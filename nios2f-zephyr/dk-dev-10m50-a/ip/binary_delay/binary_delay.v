==> flow/design.v <==
module binary_delay
#(
	parameter WIDTH	= 32	 
)
(
	input	wire 		clk,
	input	wire		reset_n,
	output	wire		data_out_n
);
	reg [WIDTH:0]		data_cnt;
	always @ (posedge clk or negedge reset_n)
	begin
		if (!reset_n)
			data_cnt <= WIDTH + 1'b0;
		else if (data_cnt[WIDTH] == 1'b0)
			data_cnt <= data_cnt + 1'b1;
		else
			data_cnt <= data_cnt;
	end
	assign	data_out_n = !data_cnt[WIDTH-1];
endmodule
### Step by step through the tools: binary_delay

Tool output for the design above, in the order of the flow.
Lines are those of the file above, counted from 1.
A cell with - has no value.

| design | value |
|---|---|
| top module | binary_delay |
| clock | clk |
| standard-cell library | sky130hd |
| corner | tt_025C_1v80 |

### Word-level counts

Yosys after proc, flatten, opt, wreduce and memory -nomap, before mapping. Memory bits, and registers merged into a memory's read port (data or address), are not among the register bits. Print and check cells are not counted. Equal cells are merged and count once.

| word-level totals | value |
|---|---|
| register bits | 33 |
| bits of input ports | 2 |
| output and inout port bits | 1 |
| cells after elaboration | 5 |

| cells by class | value |
|---|---|
| $add $sub $neg | 1 |
| multiplexer cells | 1 |
| reductions and logical operators | 1 |

Operator list:

| kind | number |
|---|---|
| adder 33 x 1 -> 33 bit with constant B | 1 |
| two-way mux 33 bit | 1 |
| zero test 1 bit | 1 |

### Longest topological paths

Depth = most cells in a row (Yosys ltp): at word level without a register or memory, in the mapped netlist without a sequential cell, where the memories' decode and read muxes count.

| depth | value |
|---|---|
| word-level depth | 2 |
| ABC_AREA | 1 |
| mapped depth | 9 |
| gate-level depth less buffers | 9 |

### Mapped cells and area

Source: synth_stat.txt of the flow (Yosys; design flattened, memories mapped). It holds for the ABC_AREA given above (unset counts as 0); a run with the other value may have another netlist.
Totals and module areas in this step are rounded.

| synthesis totals | value |
|---|---|
| cell count | 231 |
| mapped area | 1880 sq um |
| sequential area | 827 sq um |
| mapped flip-flops | 33 |
| buffer cells | 0 |

Cell types:

| cell | number | area in all (sq um) |
|---|---|---|
| sky130_fd_sc_hd__dfrtp_1 | 32 | 800.768 |
| sky130_fd_sc_hd__nand2_1 | 75 | 281.52 |
| sky130_fd_sc_hd__nor2_1 | 28 | 105.101 |
| sky130_fd_sc_hd__xor2_1 | 10 | 87.584 |
| sky130_fd_sc_hd__inv_1 | 20 | 75.072 |
| sky130_fd_sc_hd__xnor2_1 | 8 | 70.067 |
| sky130_fd_sc_hd__nand4_1 | 8 | 50.048 |
| sky130_fd_sc_hd__nand3_1 | 9 | 45.043 |
| sky130_fd_sc_hd__nor2_4 | 4 | 45.043 |
| sky130_fd_sc_hd__nor2_2 | 7 | 43.792 |
| sky130_fd_sc_hd__nor2_8 | 2 | 40.038 |
| sky130_fd_sc_hd__nand2_2 | 6 | 37.536 |
| sky130_fd_sc_hd__nand3b_1 | 4 | 30.029 |
| sky130_fd_sc_hd__dfstp_2 | 1 | 26.275 |
| sky130_fd_sc_hd__nand2_4 | 2 | 22.522 |
| sky130_fd_sc_hd__nor3_2 | 2 | 20.019 |
| sky130_fd_sc_hd__nand3_4 | 1 | 17.517 |
| sky130_fd_sc_hd__xnor2_2 | 1 | 16.266 |

Not listed: further types 8, cells in them 11.

### Worst setup path after synthesis

Source: OpenSTA report_checks on the synthesized netlist (no wires, ideal clock, input and output delay 20% of the period each), path of least setup slack; recovery checks are left aside. Register names are those of the netlist, which keeps one name where synthesis merged equal registers.

| timing after synthesis | value |
|---|---|
| kind | flip-flop to flip-flop |
| start point | register data_cnt[5] |
| end point | register data_cnt[26] |
| clock period | 2.45 ns |
| setup time | 0.124 ns |
| data arrival time | 1.162 ns |
| required time | 2.326 ns |
| setup slack | 1.164 ns |
| path delay | 1.286 ns |
| stages | 7 |
| buffers on the path | 0 |
| synthesis period reached | 1.286 ns |

"path delay" is the arrival time less input delay plus setup time.
"stages" counts driving pins, that of a launching flip-flop among them; a cell with two outputs on the path counts twice.
"synthesis period reached" = period - worst setup slack (recovery checks aside). The figure is calculated, with input and output delays left at 20% of the set period.
The rows between start and end are the longest chain of elaborated cells between them; the timing report does not say that the signal goes this way. Where chains are equally long, one stands for them.
Each line given opens the expression or statement behind the cell; cells for indexed reads and writes are added by Yosys, which also makes memories of some case tables.
A register here has more assigning lines than the two given.

| between the ends, after synthesis | value |
|---|---|
| path through | sky130_fd_sc_hd__dfstp_2 -> sky130_fd_sc_hd__nand2_2 -> sky130_fd_sc_hd__nor2_8 -> sky130_fd_sc_hd__nand2_4 -> sky130_fd_sc_hd__nor2_4 -> sky130_fd_sc_hd__nand2_2 -> sky130_fd_sc_hd__xnor2_2 |
| cells in the longest elaborated chain | 1 |
| elaborated cells between the ends (all ways) | 1 |
| RTL lines with such cells | 1 |

RTL lines, path after synthesis:

| item | RTL line | text |
|---|---|---|
| start: declaration | 10 | `reg [WIDTH:0] data_cnt;` |
| start: assignment | 14 | `data_cnt <= WIDTH + 1'b0;` |
| start: assignment | 16 | `data_cnt <= data_cnt + 1'b1;` |
| adder 33 x 1 -> 33 bit | 16 |  |
| end: assignment | 14 |  |
| end: assignment | 16 |  |
| end: declaration | 10 |  |

### Timing after layout

From the final timing report of record 1: the path of least setup slack in the routed layout; clock arrival at registers is part of the times.

| timing post-layout | value |
|---|---|
| kind | flip-flop to output port |
| start point | register data_cnt[31] |
| end point | output data_out_n |
| clock period | 2.09 ns |
| data arrival time | 1.29 ns |
| required time | 1.67 ns |
| setup slack | 0.38 ns |
| stages | 3 |
| buffers on the path | 1 |

The rows between start and end are the longest chain of elaborated cells between them; the timing report does not say that the signal goes this way. Where chains are equally long, one stands for them.
A register here has more assigning lines than the two given.

| between the ends, post-layout | value |
|---|---|
| path through | sky130_fd_sc_hd__dfrtp_1 -> sky130_fd_sc_hd__inv_1 -> sky130_fd_sc_hd__clkdlybuf4s50_1 |
| cells in the longest elaborated chain | 1 |
| elaborated cells between the ends (all ways) | 1 |
| RTL lines with such cells | 1 |

RTL lines, path post-layout:

| item | RTL line | text |
|---|---|---|
| start: declaration | 10 | `reg [WIDTH:0] data_cnt;` |
| start: assignment | 14 | `data_cnt <= WIDTH + 1'b0;` |
| start: assignment | 16 | `data_cnt <= data_cnt + 1'b1;` |
| zero test 1 bit | 20 | `assign data_out_n = !data_cnt[WIDTH-1];` |
| end: declaration | 8 | `output wire data_out_n` |

Wiki page: binary_delay / flow data

Module binary_delay, platform sky130hd: 2 stored runs of the flow (Yosys, OpenROAD) with differing settings, in no particular order. Input and output delays are each 20% of the period that was set; the output load is 0.01 pF.
By "achieved clock period" is meant the clock period of the run minus its worst setup slack. This is arithmetic on one report: input and output delays are still those of the set period (20% each).
"time used up by the worst setup path" means the part of the period allowed to the worst setup path (the constraints hold back 20% at inputs and 20% at outputs) less its slack; where the path has registers, the arrival times of their clocks count too.
"total power after layout" rests on the timing tool's default activity at the inputs, not on a simulated workload.
The results are shown rounded.

#### Record 1

| setting | value |
|---|---|
| period_ns | `2.09` |
| CORE_UTILIZATION | `21` |
| SETUP_SLACK_MARGIN | `-0.16` |
| PLACE_DENSITY_LB_ADDON | `0.11` |
| HOLD_SLACK_MARGIN | `0.21` |
| CORE_ASPECT_RATIO | `1.35` |
| CELL_PAD_IN_SITES_GLOBAL_PLACEMENT | `2` |
| ABC_AREA | `1` |
| GPL_TIMING_DRIVEN | `0` |
| CAP_MARGIN | `15` |
| SLEW_MARGIN | `15` |
| CORE_MARGIN | `2` |

| result | value |
|---|---|
| chip area after synthesis (Yosys) | 1880 sq um |
| area of the die | 9720 sq um |
| standard-cell area of the final layout | 2200 sq um |
| worst setup slack after layout | 0.379 ns |
| post-route setup TNS | 0.000 ns |
| total power after layout | 1.39 mW |
| achieved clock period | 1.711 ns |
| time used up by the worst setup path | 1.29 ns |
| worst setup path kind | flip-flop to output port |

#### Record 2

| setting | value |
|---|---|
| period_ns | `1.13` |
| CORE_UTILIZATION | `15` |
| SETUP_SLACK_MARGIN | `0.2` |
| PLACE_DENSITY | `0.57` |
| CORE_MARGIN | `3` |
| CTS_CLUSTER_DIAMETER | `58` |
| CAP_MARGIN | `15` |
| SLEW_MARGIN | `20` |

| result | value |
|---|---|
| chip area after synthesis (Yosys) | 1540 sq um |
| area of the die | 11500 sq um |
| standard-cell area of the final layout | 2450 sq um |
| worst setup slack after layout | -0.376 ns |
| post-route setup TNS | -8.06 ns |
| total power after layout | 2.11 mW |
| achieved clock period | 1.506 ns |
| time used up by the worst setup path | 1.51 ns |
| worst setup path kind | flip-flop to flip-flop |
