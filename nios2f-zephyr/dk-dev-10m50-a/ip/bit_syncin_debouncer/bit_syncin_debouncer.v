==> flow/design.v <==
module bit_syncin_debouncer
#(
	parameter WIDTH	= 32	 
)
(
	input	wire 		clk,
	input	wire		data_in_n,
	output	wire		data_out_n
);
	reg			data_r1, data_r2, data_n ;
	reg [WIDTH-1:0]		data_db_cnt;	 
	always @ (posedge clk)
	begin	 
		if (data_db_cnt[WIDTH-1])
		begin
			data_db_cnt <= #1 'd0;
		end
		else
		begin
			data_db_cnt <= #1 data_db_cnt + 'd1;
		end
		if (data_db_cnt[WIDTH-1])
		begin   
			data_r1 <= #1 data_in_n;
			data_r2 <= #1 data_r1;
			if (data_r2 == data_r1)
			begin
				data_n <= #1 data_r2;
			end
			else
			begin
				data_n <= #1 1'b0;  
			end
		end
	end
	assign data_out_n = data_n;
endmodule
# Reports on bit_syncin_debouncer
# The steps from the RTL of bit_syncin_debouncer to its reports follow in flow order.
# Lines are those of the file above, counted from 1.
# Operators: Yosys type, input widths -> output width; for muxes data width and select width s.
# Library cell names are shortened.
# A cell with -- has no value.
# design
top_module	bit_syncin_debouncer
clk_port	clk
library	sky130hd
lib_corner	tt_025C_1v80

# Elaborated design
# Yosys after proc, flatten, opt, wreduce and memory -nomap, before mapping. Enables and synchronous resets that opt folds into registers are not counted as muxes. Memory bits, and registers merged into a memory's read port (data or address), are not among the register bits. Print and check cells are not counted. Equal cells are merged and count once.
# bits
input_bits	2
register_bits	35
elab_cells	6
out_inout_bits	1
# classes
addsub	1
n_eq	1
# ops
operator	n
$add 32x1->32 const B	1
$eq 1x1->1	1

# Depth
# Depth = most cells in a row (Yosys ltp): at word level without a register or memory, in the mapped netlist without a sequential cell, where the memories' decode and read muxes count.
# logic_depth
word_depth	1
abc_area	1
ltp_mapped	8
depth_no_buf	8

# Mapped cells and area
# Source: synth_stat.txt of the flow (Yosys; design flattened, memories mapped). It holds for the ABC_AREA given above (unset counts as 0); a run with the other value may have another netlist.
# Totals and module areas in this step are rounded.
# mapped
ff_cells	35
buf_cells	3
mapped_area_um2	1788
seqArea_um2	730.7
mapped_cells	250
# types
cell_type	n	area_total_um2
dfxtp_1	32	640.614
nand2_1	63	236.477
nor2_1	56	210.202
a21oi_1	21	105.101
edfxtp_1	3	90.086
nor2_4	8	90.086
inv_1	18	67.565
nand3_1	13	65.062
nor2_8	2	40.038
o21ai_0	7	35.034
nand2_4	3	33.782
and2_1	3	18.768
nand2_2	3	18.768
xor2_1	2	17.517
nor3b_1	2	15.014
o21a_1	2	15.014
clkbuf_8	1	13.763
ha_1	1	12.512
# Other cell types: 8; their cells: 10.

# Worst setup path after synthesis
# Source: OpenSTA report_checks on the synthesized netlist (no wires, ideal clock, input and output delay 20% of the period each), path of least setup slack; recovery checks are left aside. Register names are those of the netlist, which keeps one name where synthesis merged equal registers.
# synth_path
path_kind	flip-flop to flip-flop
from	register data_db_cnt[0]
to	register data_db_cnt[12]
t_first_pin_ns	0.000
slack_ns	1.465
driving_pins	8
setup_time_ns	0.115
period_ns	2.73
n_path_buf	0
t_arrival_ns	1.150
required_time_ns	2.615
path_delay_ns	1.265
period_less_setup_slack_ns	1.265
# "path_delay_ns" is the arrival time less input delay plus setup time.
# "driving_pins": output pins that drive a net of the path, with the launching flip-flop's if there is one; two outputs of one cell count as two.
# "period_less_setup_slack_ns" = period - worst setup slack (recovery checks aside). The figure is calculated, with input and output delays left at 20% of the set period.
# The rows between start and end are the longest chain of elaborated cells between them; the timing report does not say that the signal goes this way. Where chains are equally long, one stands for them.
# A line is the first line of the expression or statement that the cell stems from. Yosys adds cells for indexed reads and writes and turns some case tables into memories.
# synth_via
path_cell_list	dfxtp_1 -> ha_1 -> nand2_1 -> nor2_4 -> nand2_4 -> nor2_4 -> or2_1 -> and2_1
elab_chain_cells	1
cells_between	1
cone_lines	1
classes_between	add/sub (1)
# synth_rtl
element	line	source
start: declaration	11	reg [WIDTH-1:0] data_db_cnt;
start: assignment	16	data_db_cnt <= #1 'd0;
start: assignment	20	data_db_cnt <= #1 data_db_cnt + 'd1;
$add 32x1->32	20
end: assignment	16
end: assignment	20
end: declaration	11

# Worst path after layout
# Path of least setup slack in the final report of run 1 (OpenROAD, finished layout, wires in). Where an end is a register, its clock arrival counts in the times.
# layout_path
path_kind	flip-flop to output port
from	register data_n
to	output port data_out_n
slack_ns	1.60
period_ns	3.51
t_arrival_ns	1.20
driving_pins	2
out_delay_ns	0.70
required_time_ns	2.81
n_path_buf	1
t_first_pin_ns	0.34
# layout_via
path_cell_list	edfxtp_1 -> clkdlybuf4s50_1
elab_chain_cells	0
cells_between	0
cone_lines	0
# layout_rtl
element	line	source
start: declaration	10	reg data_r1, data_r2, data_n ;
start: assignment	28	data_n <= #1 data_r2;
start: assignment	32	data_n <= #1 1'b0;
end: declaration	8	output wire data_out_n

# Measured data: module bit_syncin_debouncer, platform sky130hd, 2 stored runs of the flow under differing settings, order arbitrary. Input and output delays are each 20% of the period that was set; the output load is 0.01 pF.
# "clock_period_reached_ns" is the run's clock period less its worst setup slack. It is reckoned from that one timing run; input and output delays stay at 20% of the period that was set.
# "worstPathTime_ns": the worst setup path's part of the clock period (all of it between registers, 20% less for each end at a port) less its slack. A launch clock that arrives late makes it longer, a capture clock that arrives late makes it shorter.
# Values from the reports are rounded here.
# Settings: n/a = not set for that run.
item,run 1,run 2
period_ns,3.51,1.64
CORE_UTILIZATION,69,37
SETUP_SLACK_MARGIN,-0.27,n/a
CELL_PAD_IN_SITES_GLOBAL_PLACEMENT,0,n/a
ABC_AREA,1,n/a
CTS_CLUSTER_SIZE,35,86
CAP_MARGIN,40,20
SLEW_MARGIN,25,20
CORE_MARGIN,2,2
PLACE_DENSITY_LB_ADDON,n/a,0.07
CELL_PAD_IN_SITES_DETAIL_PLACEMENT,n/a,0
TNS_END_PERCENT,n/a,35
GPL_TIMING_DRIVEN,n/a,1
GPL_ROUTABILITY_DRIVEN,n/a,1
MIN_ROUTING_LAYER,n/a,met1
synthesis_area_um2,1788,1580
die_footprint_um2,3015,4809
finish.utilization_pct,75.4,55.5
timing.setup.ws_ns,1.603,-0.194
final_setup_tns_ns,0.000,-1.984
hold_ws_ns,0.468,0.436
clock_period_reached_ns,1.907,1.834
worstPathTime_ns,1.20,1.83
path_kind,flip-flop to output port,flip-flop to flip-flop
